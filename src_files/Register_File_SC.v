==> flow/design.v <==
`timescale 1ns / 1ps
module Register_File_SC(
input clock,
input reset,
input [63:0] Write_Data,
input [4:0] rs1,
input [4:0] rs2,
input [4:0] rd,
input RegWrite,
output [63:0] Read_Data_1,
output [63:0] Read_Data_2,
output [63:0] RegFile0,
output [63:0] RegFile1,
output [63:0] RegFile2,
output [63:0] RegFile3,
output [63:0] RegFile4,
output [63:0] RegFile5
    );
reg [63:0] REG_MEMORY[32:0];
integer i;
initial
begin
    for(i = 0; i < 32; i = i + 1)
    begin
        REG_MEMORY[i] = 0;
    end
end
always @(posedge clock)  
begin
    if (RegWrite == 1)
    begin
        REG_MEMORY[rd] = Write_Data;        
    end
end
assign RegFile0 = REG_MEMORY[0];
assign RegFile1 = REG_MEMORY[1];
assign RegFile2 = REG_MEMORY[2];
assign RegFile3 = REG_MEMORY[3];
assign RegFile4 = REG_MEMORY[4];
assign RegFile5 = REG_MEMORY[5];
assign Read_Data_1 = REG_MEMORY[rs1];
assign Read_Data_2 = REG_MEMORY[rs2];
endmodule
Step by step through the tools: Register_File_SC
The steps from the RTL of Register_File_SC to its reports follow in flow order.
Line numbers count from 1 in the design file above.
Library cell names are shortened.
{ "design": {"top": "Register_File_SC", "clock": "clock", "cell_library": "sky130hd", "corner": "tt_025C_1v80"} }

After elaboration
Yosys after proc, flatten, opt, wreduce and memory -nomap, before mapping. Enables and synchronous resets that opt folds into registers are not counted as muxes. Memory bits, and registers merged into a memory's read port (data or address), are not among the register bits. Print and check cells are not counted. Equal cells are merged and count once.
Memory sizes are those after Yosys's memory passes, which may raise the word count (mostly to a power of two), join words into wider ones and drop unused or constant bits.
{ "word_totals": {"latch_bits": 0, "word_cells": 4, "ramBits": 2560, "rom_bits": 0, "inputBits": 82, "n_memories": 1, "out_inout_bits": 512, "ff_bits": 0} }
{ "classes": {"logic": 0, "mul": 0, "n_div": 0, "mux": 3, "shift": 0, "n_addsub": 0, "reduce_and_logical": 0, "eq_ne": 0, "cmp": 0} }
{ "mem_list": {"columns": ["memory", "words", "width", "line", "rtl"], "rows": [
  ["REG_MEMORY", 40, 64, 19, "reg [63:0] REG_MEMORY[32:0];"]
]} }
{ "ops": {"columns": ["operator", "count"], "rows": [
  ["64-bit 2-to-1 mux", 1],
  ["6-bit 2-to-1 mux", 1],
  ["1-bit 2-to-1 mux", 1]
]} }

Depth
Yosys ltp: most cells in a row. Word level: on the elaborated netlist, between registers, memories and ports. Mapped: between sequential cells and ports; inverters and the memories' decode and read muxes count.
{ "depth": {"word_depth": 1, "ABC_AREA": 0, "ltp_mapped": 9, "depth_no_buf": 5} }

Netlist
The flow's flattened synthesis, as Yosys stat reports it; memories are mapped. The netlist is that of the ABC_AREA named above (0 if unset); the other value can give another one.
{ "synth_totals": {"area_um2": 94127.8, "sequential_area_um2": 61499.0, "cell_count": 4309, "buf_cells": 345, "ff_cells": 2048} }
{ "by_type": {"columns": ["cell", "count", "type_area_um2"], "rows": [
  ["edfxtp_1", 2048, 6.15E+04],
  ["mux4_2", 1040, 2.34E+04],
  ["mux2i_1", 361, 3.61E+03],
  ["a221oi_1", 92, 805.773],
  ["buf_2", 132, 660.634],
  ["mux2_2", 56, 630.605],
  ["buf_4", 78, 585.562],
  ["a32o_1", 37, 370.355],
  ["clkbuf_1", 90, 337.824],
  ["nand2_1", 85, 319.056],
  ["a22o_1", 33, 289.027],
  ["o22ai_1", 38, 237.728],
  ["nor2_1", 46, 172.666],
  ["o21a_1", 23, 172.666],
  ["a22oi_1", 19, 142.637],
  ["buf_6", 12, 135.13],
  ["buf_1", 32, 120.115],
  ["nor2b_1", 19, 118.864]
]} }
Other cell types: 21; their cells: 68.

Path before layout
OpenSTA on the mapped netlist: ideal clock, no wires. The path of least setup slack (recovery checks aside). Input and output delay are each 20% of the period. Register names are those of the netlist, which keeps one name where synthesis merged equal registers.
{ "synth_path": {"kind": "input-to-reg", "start": "input port rd[3]", "end": "memory REG_MEMORY[3][0]", "n_path_buf": 1, "path_delay_ns": 3.822, "slack_ns": -0.215, "required_time_ns": 4.024, "path_stages": 3, "in_delay_ns": 0.902, "setup_ns": 0.486, "arrival_time_ns": 4.238, "clock_period_ns": 4.51, "t_first_pin_ns": 0.902, "period_less_setup_slack_ns": 4.725} }
"path_delay_ns" = arrival - input delay + setup time.
"path_stages": output pins that drive a net of the path, with the launching flip-flop's if there is one; two outputs of one cell count as two.
"period_less_setup_slack_ns" = period - worst setup slack (recovery checks aside). The figure is calculated, with input and output delays left at 20% of the set period.
Between the ends stands the longest chain of elaborated cells between them, by number of cells; it is not shown to be the way that was timed. Of several equally long chains one is given.
A line is the first line of the expression or statement that the cell stems from. Yosys adds cells for indexed reads and writes and turns some case tables into memories.
{ "synth_via": {"cell_sequence": "or3b_2 clkbuf_1 nor2_1", "elab_chain_len": 1, "cells_between": 1, "cone_lines": 1, "classes_between": "mux: 1"} }
{ "synth_lines": {"columns": ["item", "line", "rtl"], "rows": [
  ["from (decl)", 8, "input [4:0] rd,"],
  ["6-bit 2-to-1 mux", 30, "if (RegWrite == 1)"],
  ["to (decl)", 19, "reg [63:0] REG_MEMORY[32:0];"]
]} }

Path in the finished layout
Path of least setup slack in the final report of flow run A (OpenROAD, finished layout, wires in). Where an end is a register, its clock arrival counts in the times.
{ "layout_path": {"kind": "input-to-output", "start": "input port rs1[0]", "end": "output port Read_Data_1[38]", "slack_ns": 0.32, "out_delay_ns": 0.87, "required_time_ns": 3.49, "in_delay_ns": 0.87, "arrival_time_ns": 3.17, "t_first_pin_ns": 0.87, "clock_period_ns": 4.36, "n_path_buf": 7, "path_stages": 10} }
Between the ends stands the longest chain of elaborated cells between them, by number of cells; it is not shown to be the way that was timed. Of several equally long chains one is given.
The chain passes a memory read, where the word-level depth is cut; so it can be longer than that depth.
{ "layout_via": {"cell_sequence": "buf_16 buf_16 buf_12 buf_16 buf_16 buf_6 mux4_2 mux4_2 a21o_1 buf_2", "elab_chain_len": 1, "cells_between": 1, "cone_lines": 1, "classes_between": "memory: 1"} }
{ "layout_lines": {"columns": ["item", "line", "rtl"], "rows": [
  ["from (decl)", 6, "input [4:0] rs1,"],
  ["memory read 40 x 64 bit", 19, "reg [63:0] REG_MEMORY[32:0];"],
  ["to (decl)", 10, "output [63:0] Read_Data_1,"]
]} }

--- measured runs ---
Measured results for Register_File_SC: 2 stored runs of the Yosys and OpenROAD flow on sky130hd. The settings differ; the order carries no meaning. The constraints put input and output delay at 20% of the set period each and load the outputs with 0.01 pF.
"worst_setup_path_time_ns": the worst setup path's part of the clock period (all of it between registers, 20% less for each end at a port) less its slack. A launch clock that arrives late makes it longer, a capture clock that arrives late makes it shorter.
"totalPower_mw" is the tool's figure for a default switching activity; nothing was simulated.
[
  {
    "run": "flow run A",
    "settings": { "period_ns": 4.36, "CORE_UTILIZATION": 16, "SETUP_SLACK_MARGIN": 0.8, "PLACE_DENSITY_LB_ADDON": 0.29, "CORE_ASPECT_RATIO": 1.05, "CORE_MARGIN": 7, "CELL_PAD_IN_SITES_GLOBAL_PLACEMENT": 1, "ABC_AREA": 0, "GPL_TIMING_DRIVEN": 1, "GPL_ROUTABILITY_DRIVEN": 1, "CTS_CLUSTER_SIZE": 63, "SLEW_MARGIN": 15, "MIN_ROUTING_LAYER": "met1", "MAX_ROUTING_LAYER": "met5", "CAP_MARGIN": 20 },
    "results": { "yosys.chip_area_um2": 94127.8, "final_stdcell_area_um2": 130926.0, "utilization_pct": 22.3, "worst_setup_path_time_ns": 2.30, "worst_setup_path_type": "input-to-output", "fin_ws_ns": 0.320, "totalPower_mw": 48.193, "setupTns_ns": 0.000, "final_die_area_um2": 609974.0 }
  },
  {
    "run": "flow run B",
    "settings": { "period_ns": 3.64, "CORE_UTILIZATION": 17, "SETUP_SLACK_MARGIN": -0.06, "PLACE_DENSITY_LB_ADDON": 0.19, "CORE_ASPECT_RATIO": 0.99, "CELL_PAD_IN_SITES_DETAIL_PLACEMENT": 0, "ABC_AREA": 0, "GPL_ROUTABILITY_DRIVEN": 1, "CAP_MARGIN": 20, "SLEW_MARGIN": 40, "MAX_ROUTING_LAYER": "met4", "CORE_MARGIN": 2 },
    "results": { "utilization_pct": 23.4, "fin_ws_ns": -0.064, "totalPower_mw": 59.272, "worst_setup_path_time_ns": 2.25, "worst_setup_path_type": "input-to-output", "final_stdcell_area_um2": 128996.0, "setupTns_ns": -0.443, "final_die_area_um2": 559662.0, "yosys.chip_area_um2": 94127.8 }
  }
]
--- end ---
